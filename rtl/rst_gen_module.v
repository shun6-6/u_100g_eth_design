==> flow/design.v <==
`timescale 1ns / 1ps
module rst_gen_module#(
    parameter       P_RST_CYCLE     =   1   
)(
    input           i_clk                   ,
    input           i_rst                   ,
    output          o_rst                   
);
reg                 ro_rst=1                ;
reg  [7 :0]         r_cnt=0                 ;
assign              o_rst = ro_rst          ;
always@(posedge i_clk , posedge i_rst)
begin
    if(i_rst)
        r_cnt <= 'd0;
    else if(r_cnt == P_RST_CYCLE - 1 || P_RST_CYCLE == 0)
        r_cnt <= r_cnt;
    else 
        r_cnt <= r_cnt + 1;
end
always@(posedge i_clk)
begin
    if(r_cnt == P_RST_CYCLE - 1 || P_RST_CYCLE == 0)
        ro_rst <= 'd0;
    else 
        ro_rst <= 'd1;
end
endmodule
# From RTL to reports: rst_gen_module
# What the tools print for rst_gen_module, step after step.
# Lines are those of the file above, counted from 1.
# Operators: Yosys type, input widths -> output width; for muxes data width and select width s.
# A cell with - has no value.
# setup
design	rst_gen_module
clock_port	i_clk
library	sky130hd
lib_corner	tt_025C_1v80

# Elaborated design
# Counts by Yosys on the flattened word-level netlist (proc, flatten, opt, wreduce; memories kept). Register bits leave out memories and registers merged into their read ports (data or address); mux counts leave out enables and synchronous resets folded into registers. Print and check cells are left out. Cells with the same type and inputs are merged into one.
# op_classes
n_logic	0
n_addsub	1
n_mul	0
n_shift	0
div	0
equal	0
reduce_and_logical	1
cmp	0
muxes	1
# ops
op	count
$add 8x1->8 const B	1
$logic_not 8->1	1
$mux 1	1
# word_totals
mem_bits_rw	0
clocked_rd_ports_x_width	0
inputBits	2
latchBits	0
regBits	9
rom_bits	0
mem_count	0
output_inout_bits	1

# Longest topological paths
# Yosys ltp: most cells in a row. Word level: on the elaborated netlist, between registers, memories and ports. Mapped: between sequential cells and ports; inverters and the memories' decode and read muxes count.
# depth
ltp_word	2
ABC_AREA	0
ltp_mapped	5
mapped_depth_nobuf	5

# Netlist
# The flow's flattened synthesis, as Yosys stat reports it; memories are mapped. The netlist is that of the ABC_AREA named above (0 if unset); the other value can give another one.
# by_type
cell	count	type_area_um2
sky130_fd_sc_hd__dfrtp_1	8	200.192
sky130_fd_sc_hd__xnor2_1	6	52.55
sky130_fd_sc_hd__ha_1	2	25.024
sky130_fd_sc_hd__nand3_1	5	25.024
sky130_fd_sc_hd__dfxtp_1	1	20.019
sky130_fd_sc_hd__nor3_4	1	16.266
sky130_fd_sc_hd__and3_1	2	12.512
sky130_fd_sc_hd__inv_1	3	11.261
sky130_fd_sc_hd__mux2_1	1	11.261
sky130_fd_sc_hd__or4_4	1	11.261
sky130_fd_sc_hd__mux2i_1	1	10.01
sky130_fd_sc_hd__nand2b_1	1	6.256
sky130_fd_sc_hd__or3_1	1	6.256
sky130_fd_sc_hd__o21ai_0	1	5.005
# mapped
n_buf	0
seqArea_mm2	0.0002202
synth_area_mm2	0.0004129
ff_cells	9
stdcells	34

# Worst setup path after synthesis
# OpenSTA on the mapped netlist: ideal clock, no wires. The path of least setup slack (recovery checks aside). Input and output delay are each 20% of the period. Register names are those of the netlist, which keeps one name where synthesis merged equal registers.
# synth_path
path_type	register to register
start	register r_cnt[3]
end	register r_cnt[1]
delay_ns	1.591
path_slack_ns	-0.120
t_required_ns	1.342
period_ns	1.47
arrival_time_ns	1.463
setup_time_ns	0.128
stages	4
path_buffers	0
period_less_setup_slack_ns	1.59
# "delay_ns" = arrival - input delay + setup time.
# "stages": output pins that drive a net of the path, with the launching flip-flop's if there is one; two outputs of one cell count as two.
# "period_less_setup_slack_ns" is the clock period less the worst setup slack; recovery checks do not enter. This is arithmetic on one report: input and output delays are still those of the set period (20% each).
# The rows between start and end are the longest chain of elaborated cells between them; the timing report does not say that the signal goes this way. Where chains are equally long, one stands for them.
# A line is the first line of the expression or statement that the cell stems from. Yosys adds cells for indexed reads and writes and turns some case tables into memories.
# A register here has more assigning lines than the two given.
# synth_between
path_cell_list	sky130_fd_sc_hd__dfrtp_1 sky130_fd_sc_hd__or4_4 sky130_fd_sc_hd__nor3_4 sky130_fd_sc_hd__mux2_1
elab_chain_len	1
cone_cells	1
cone_classes	reduce/logical: 1
# synth_rtl
element	line_no	rtl
start: declaration	10	reg  [7 :0]         r_cnt=0                 ;
start: assignment	17	r_cnt <= r_cnt;
start: assignment	19	r_cnt <= r_cnt + 1;
$logic_not 8->1	16	else if(r_cnt == P_RST_CYCLE - 1 || P_RST_CYCLE == 0)
end: assignment	17
end: assignment	19
end: declaration	10

# Worst path after layout
# From the final timing report of job 2: the path of least setup slack in the routed layout; clock arrival at registers is part of the times.
# layout_path
path_type	register to register
start	register r_cnt[3]
end	register r_cnt[1]
path_slack_ns	0.48
path_buffers	0
stages	4
t_required_ns	2.29
setup_time_ns	0.12
arrival_time_ns	1.81
period_ns	2.14
# The rows between start and end are the longest chain of elaborated cells between them; the timing report does not say that the signal goes this way. Where chains are equally long, one stands for them.
# A register here has more assigning lines than the two given.
# layout_between
path_cell_list	sky130_fd_sc_hd__dfrtp_1 sky130_fd_sc_hd__or4_4 sky130_fd_sc_hd__nor3_4 sky130_fd_sc_hd__mux2_1
elab_chain_len	1
cone_cells	1
cone_classes	reduce/logical: 1
# layout_rtl
element	line_no	rtl
start: declaration	10	reg  [7 :0]         r_cnt=0                 ;
start: assignment	17	r_cnt <= r_cnt;
start: assignment	19	r_cnt <= r_cnt + 1;
$logic_not 8->1	16	else if(r_cnt == P_RST_CYCLE - 1 || P_RST_CYCLE == 0)
end: assignment	17
end: assignment	19
end: declaration	10

Appendix: measured runs

Top module rst_gen_module; platform sky130hd; tools Yosys and OpenROAD; 2 stored runs in no particular order. Input and output delays are each 20% of the period that was set; the output load is 0.01 pF.
"worst_path_allowed_less_slack_ns": the worst setup path's part of the clock period (all of it between registers, 20% less for each end at a port) less its slack. A launch clock that arrives late makes it longer, a capture clock that arrives late makes it shorter.
By "totalPower_mw" is meant OpenSTA's value without simulated activity: inputs other than the clock are taken to toggle once in ten clock periods, and the tool carries that through the logic.

Job 1, flow files:
==> flow/run.sh <==
#!/bin/bash
# the make line also repeats the synthesis and layout settings of config.mk as NAME=value (left out here)
make -C /OpenROAD-flow-scripts/flow DESIGN_CONFIG=/design/flow/config.mk WORK_HOME=/design/flow/orfs CLKGATE_MAP_FILE= finish
==> flow/config.mk <==
export PLATFORM = sky130hd
export DESIGN_NAME = rst_gen_module
export DESIGN_NICKNAME = rst_gen_module
export VERILOG_FILES = /design/flow/design.v
export SDC_FILE = /design/flow/constraint.sdc
export NUM_CORES = 4
export LEC_CHECK = 0
export ABC_AREA = 1
export CAP_MARGIN = 40
export CORE_ASPECT_RATIO = 0.62
export CORE_MARGIN = 2
export CORE_UTILIZATION = 33
export CTS_CLUSTER_DIAMETER = 199
export MAX_ROUTING_LAYER = met5
export PLACE_DENSITY = 0.88
export SETUP_SLACK_MARGIN = -0.28
export SLEW_MARGIN = 5
==> flow/constraint.sdc <==
create_clock -name core_clock -period 3.08 [get_ports {i_clk}]
set_input_delay 0.6160 -clock core_clock [delete_from_list [all_inputs] [get_ports {i_clk}]]
set_output_delay 0.6160 -clock core_clock [all_outputs]
set_load 0.01 [all_outputs]

Job 1: unfinished; error PDN-0185 in floorplanning

Job 2, flow files:
==> flow/run.sh <==
#!/bin/bash
# the make line also repeats the synthesis and layout settings of config.mk as NAME=value (left out here)
make -C /OpenROAD-flow-scripts/flow DESIGN_CONFIG=/design/flow/config.mk WORK_HOME=/design/flow/orfs CLKGATE_MAP_FILE= finish
==> flow/config.mk <==
export PLATFORM = sky130hd
export DESIGN_NAME = rst_gen_module
export DESIGN_NICKNAME = rst_gen_module
export VERILOG_FILES = /design/flow/design.v
export SDC_FILE = /design/flow/constraint.sdc
export NUM_CORES = 4
export LEC_CHECK = 0
export CAP_MARGIN = 30
export CELL_PAD_IN_SITES_DETAIL_PLACEMENT = 0
export CELL_PAD_IN_SITES_GLOBAL_PLACEMENT = 3
export CORE_MARGIN = 2
export CORE_UTILIZATION = 34
export GPL_TIMING_DRIVEN = 0
export MAX_ROUTING_LAYER = met5
export PLACE_DENSITY = 0.44
export SETUP_SLACK_MARGIN = 0.35
export SLEW_MARGIN = 30
==> flow/constraint.sdc <==
create_clock -name core_clock -period 2.14 [get_ports {i_clk}]
set_input_delay 0.4280 -clock core_clock [delete_from_list [all_inputs] [get_ports {i_clk}]]
set_output_delay 0.4280 -clock core_clock [all_outputs]
set_load 0.01 [all_outputs]

==> results of job 2, as CSV <==
result,value
final_setup_tns_ns,0.000
yosys_chip_area_mm2,0.0004129
totalPower_mw,0.3088
worst_path_allowed_less_slack_ns,1.66
critical_path_kind,"register to register"
total_die_area_mm2,0.0015093
stdcell_area_mm2,0.0004767
worstSetupSlack_ns,0.477
